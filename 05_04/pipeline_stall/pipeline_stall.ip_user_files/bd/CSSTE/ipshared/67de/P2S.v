==> flow/design.v <==
`timescale 1ns / 1ps
module  		  P2S#(
    DATA_BITS = 64,  											 
	DATA_COUNT_BITS = 6 									 
)(  input wire clk,		 
						input wire rst,
						input wire Serial,
						input wire[DATA_BITS-1:0] P_Data,
						output reg  s_clk,
						output wire s_clrn,
						output wire sout,
						output reg  EN
						);
localparam
		S_IDLE = 0,   
		S_TRAN = 1,   
		S_CLKN = 2,   
		S_DONE = 3;   
reg [1:0] start=00,state;
reg [DATA_COUNT_BITS-1:0] shift_count = 0;	
reg [DATA_BITS-1:0] buffer;						
	assign s_clrn =1;
	assign sout = buffer[0];			 
	always @(posedge clk )
		start<= {start[0],Serial};
	always @(posedge clk or posedge rst )begin
		if (rst ) begin
			state <= 0;
			shift_count <= 0;
			s_clk <= 0;
			EN <=0;
		end
		else case(state)
				S_IDLE: if(start==2'b01)begin 
							  buffer <= {P_Data}; 
							  s_clk <= 0;
							  state  <= S_TRAN;
							  EN <=0;
							end	 
							else begin 
								 EN <=1;
								  state <= S_IDLE;
								  s_clk <= 0;
								  shift_count <= 0;
								  end			
				S_TRAN: begin if(shift_count == DATA_BITS-1)begin			 
									  s_clk <= ~s_clk;
									  state <= S_DONE;			  
								  end
								  else if(s_clk==1) begin 
											shift_count <= shift_count+1;
											buffer <= {1'b0, buffer[DATA_BITS-1:1]};	 
											state <= S_TRAN;
											s_clk <= ~s_clk;
										 end
										 else begin 
										   state <= S_TRAN;
											s_clk <= ~s_clk;
										 end
							end
				S_DONE: begin 
 							s_clk <= ~s_clk;
							buffer <= {1'b0,buffer[DATA_BITS-1:1]};	 
							state <=  S_IDLE;
							end
			  endcase
	end
endmodule
# ---- Step by step through the tools: P2S
# The steps from the RTL of P2S to its reports follow in flow order.
# Line numbers count from 1 in the design file above.
# Library cell names are shortened.
# A cell with -- has no value.
dict set report setup {
  top_module {P2S}
  clock_port {clk}
  lib {sky130hd}
  corner {tt_025C_1v80}
}

# ---- Word level
# Counts by Yosys on the flattened word-level netlist (proc, flatten, opt, wreduce; memories kept). Register bits leave out memories and registers merged into their read ports (data or address). Print and check cells are left out. Cells with the same type and inputs are merged into one.
dict set report op_classes {
  equal 8
  n_addsub 1
  muxes 13
  bitwise 2
  n_reduce_logical 7
}
# cell n
set op_table {}
lappend op_table {{case mux 64 bit (select 3 bit)} 1}
lappend op_table {{2-to-1 mux 64 bit} 3}
lappend op_table {{2-to-1 mux 6 bit} 3}
lappend op_table {{case mux 6 bit (select 2 bit)} 1}
lappend op_table {{!= test 2 bit with constant B} 4}
lappend op_table {{adder 6 x 1 -> 6 bit with constant B} 1}
lappend op_table {{== test 6 bit with constant B} 1}
lappend op_table {{case mux 2 bit (select 3 bit)} 1}
lappend op_table {{AND reduction 5 bit} 1}
lappend op_table {{== test 2 x 1 -> 1 bit with constant B} 2}
lappend op_table {{nonzero test 2 bit} 2}
lappend op_table {{AND reduction 4 bit} 1}
lappend op_table {{nonzero test 3 bit} 1}
lappend op_table {{inverter 1 bit} 2}
lappend op_table {{== test 2 bit with constant B} 1}
lappend op_table {{logical NOT 2 bit} 1}
lappend op_table {{OR reduction 2 bit} 1}
lappend op_table {{case mux 1 bit (select 2 bit)} 1}
lappend op_table {{2-to-1 mux 2 bit} 1}
lappend op_table {{2-to-1 mux 1 bit} 2}
dict set report bits {
  ff_bits 76
  inputBits 67
  out_inout_bits 4
  word_cells 37
}

# ---- Depth
# Longest topological path by Yosys (ltp), each cell counted once; first at word level (registers and memories cut), then after technology mapping (sequential cells cut; the memories' decode and read muxes count).
dict set report logic_depth {
  depth_word 4
  ABC_AREA 1
  depth_mapped 8
  depth_no_buf 7
}

# ---- Mapped cells and area
# The flow's flattened synthesis, as Yosys stat reports it; memories are mapped. The netlist is that of the ABC_AREA named above (0 if unset); the other value can give another one.
# The area totals of this step are shown rounded.
dict set report mapped {
  area_mm2 0.003416
  ff_cells 77
  seqArea_mm2 0.002238
  buffers 17
  cell_count 350
}
# type n type_area_um2
set by_type {}
lappend by_type {edfxtp_1 64 1.92E+03}
lappend by_type {nand2_1 210 788.256}
lappend by_type {dfrtp_1 10 250.24}
lappend by_type {buf_2 13 65.062}
lappend by_type {o21ai_2 6 52.55}
lappend by_type {nand2_2 7 43.792}
lappend by_type {inv_1 11 41.29}
lappend by_type {dfxtp_1 2 40.038}
lappend by_type {nand3_1 7 35.034}
lappend by_type {nand3_4 2 35.034}
lappend by_type {dfstp_2 1 26.275}
lappend by_type {buf_12 1 20.019}
lappend by_type {buf_4 2 15.014}
lappend by_type {nor2_1 4 15.014}
lappend by_type {o21bai_1 2 15.014}
lappend by_type {ha_1 1 12.512}
lappend by_type {nor2_4 1 11.261}
lappend by_type {o21ai_0 2 10.01}
# Other cell types: 4; their cells: 4.

# ---- Path before layout
# Source: OpenSTA report_checks on the synthesized netlist (no wires, ideal clock, input and output delay 20% of the period each), path of least setup slack; recovery checks are left aside. Register names are those of the netlist, which keeps one name where synthesis merged equal registers.
dict set report synth_path {
  path_type {input -> register}
  from {input port rst}
  to {register buffer[0]}
  clock_period_ns 11.4
  t_arrival_ns 5.368
  path_stages 3
  n_path_buf 0
  delay_ns 3.575
  setup_ns 0.487
  required_time_ns 10.913
  setup_slack_ns 5.544
  launch_ns 2.280
  input_delay_ns 2.280
  synth_period_reached_ns 5.856
}
# "delay_ns" = arrival - input delay + setup time.
# "path_stages" counts driving pins, that of a launching flip-flop among them; a cell with two outputs on the path counts twice.
# "synth_period_reached_ns" is the clock period less the worst setup slack; recovery checks do not enter. This is arithmetic on one report: input and output delays are still those of the set period (20% each).
# The rows between start and end are the longest chain of elaborated cells between them; the timing report does not say that the signal goes this way. Where chains are equally long, one stands for them.
# A line is the first line of the expression or statement that the cell stems from. Yosys adds cells for indexed reads and writes and turns some case tables into memories.
# A register here has more assigning lines than the two given.
dict set report synth_between {
  cell_sequence {inv_1 -> nand3_1 -> nor2_1}
  elab_chain_cells 2
  cells_between 2
  cone_lines 0
  cone_classes {1 x logic; 1 x reduce/logical}
}
# element line
set synth_lines {}
lappend synth_lines {{from (decl)} 6} ;# input wire rst,
lappend synth_lines {{inverter 1 bit} --}
lappend synth_lines {{AND reduction 5 bit} --}
lappend synth_lines {{to (assign)} 35} ;# buffer <= {P_Data};
lappend synth_lines {{to (assign)} 52} ;# buffer <= {1'b0, buffer[DATA_BITS-1:1]};
lappend synth_lines {{to (decl)} 21} ;# reg [DATA_BITS-1:0] buffer;

# ---- Timing after layout
# From the final timing report of flow run B: the path of least setup slack in the routed layout; clock arrival at registers is part of the times.
dict set report layout_path {
  path_type {input -> register}
  from {input port rst}
  to {register buffer[44]}
  launch_ns 1.57
  t_arrival_ns 3.30
  required_time_ns 7.83
  setup_ns 0.37
  clock_period_ns 7.86
  input_delay_ns 1.57
  n_path_buf 2
  setup_slack_ns 4.53
  path_stages 5
}
# The rows between start and end are the longest chain of elaborated cells between them; the timing report does not say that the signal goes this way. Where chains are equally long, one stands for them.
# A register here has more assigning lines than the two given.
dict set report layout_between {
  cell_sequence {clkdlybuf4s50_1 -> inv_1 -> nand3_1 -> nor2_4 -> buf_4}
  elab_chain_cells 2
  cells_between 2
  cone_lines 0
  cone_classes {1 x logic; 1 x reduce/logical}
}
# element line
set layout_lines {}
lappend layout_lines {{from (decl)} 6} ;# input wire rst,
lappend layout_lines {{inverter 1 bit} --}
lappend layout_lines {{AND reduction 5 bit} --}
lappend layout_lines {{to (assign)} 35} ;# buffer <= {P_Data};
lappend layout_lines {{to (assign)} 52} ;# buffer <= {1'b0, buffer[DATA_BITS-1:1]};
lappend layout_lines {{to (decl)} 21} ;# reg [DATA_BITS-1:0] buffer;

; Below are 2 stored runs of the flow (Yosys, OpenROAD; platform sky130hd) on P2S, each with its settings and what was measured, unordered. Constraints: input delay and output delay 20% of the set period each, output load 0.01 pF.
; "achieved_clock_period_ns": clock period set for the run, less the worst setup slack. It is reckoned from that one timing run; input and output delays stay at 20% of the period that was set.
; "worst_path_ns" is the time allowed to the run's worst setup path (the clock period less input and output delay, where it has them) less its slack. Clock arrival times count: a late capture clock shortens it, a late launch clock lengthens it.
; "final_power_mw" rests on the timing tool's default activity at the inputs, not on a simulated workload.
; Measured values are rounded.

[flow run A: settings]
period_ns = 8.94
CORE_UTILIZATION = 68
SETUP_SLACK_MARGIN = -0.88
PLACE_DENSITY = 0.8
CORE_MARGIN = 10
CELL_PAD_IN_SITES_DETAIL_PLACEMENT = 1
GPL_TIMING_DRIVEN = 0
CTS_CLUSTER_SIZE = 53
CTS_CLUSTER_DIAMETER = 105
CAP_MARGIN = 20
SLEW_MARGIN = 20
[flow run A: results]
outcome = did not finish, placement stopped with DPL-0033

[flow run B: settings]
period_ns = 7.86
CORE_UTILIZATION = 44
SETUP_SLACK_MARGIN = 0.73
PLACE_DENSITY_LB_ADDON = 0.05
CORE_ASPECT_RATIO = 0.9
TNS_END_PERCENT = 95
ABC_AREA = 1
GPL_TIMING_DRIVEN = 1
GPL_ROUTABILITY_DRIVEN = 0
CTS_CLUSTER_DIAMETER = 187
SLEW_MARGIN = 0
MAX_ROUTING_LAYER = met5
CAP_MARGIN = 20
CORE_MARGIN = 2
[flow run B: results]
stdcell_area_mm2 = 0.004339
setupTns_ns = 0.000
die_mm2 = 0.008485
holdWs_ns = 0.360
achieved_clock_period_ns = 3.331
worst_path_ns = 1.76
worstPathKind = input -> register
synthesis_area_mm2 = 0.003416
final_util_pct = 57.5
final_power_mw = 0.7754
ws_setup_ns = 4.529
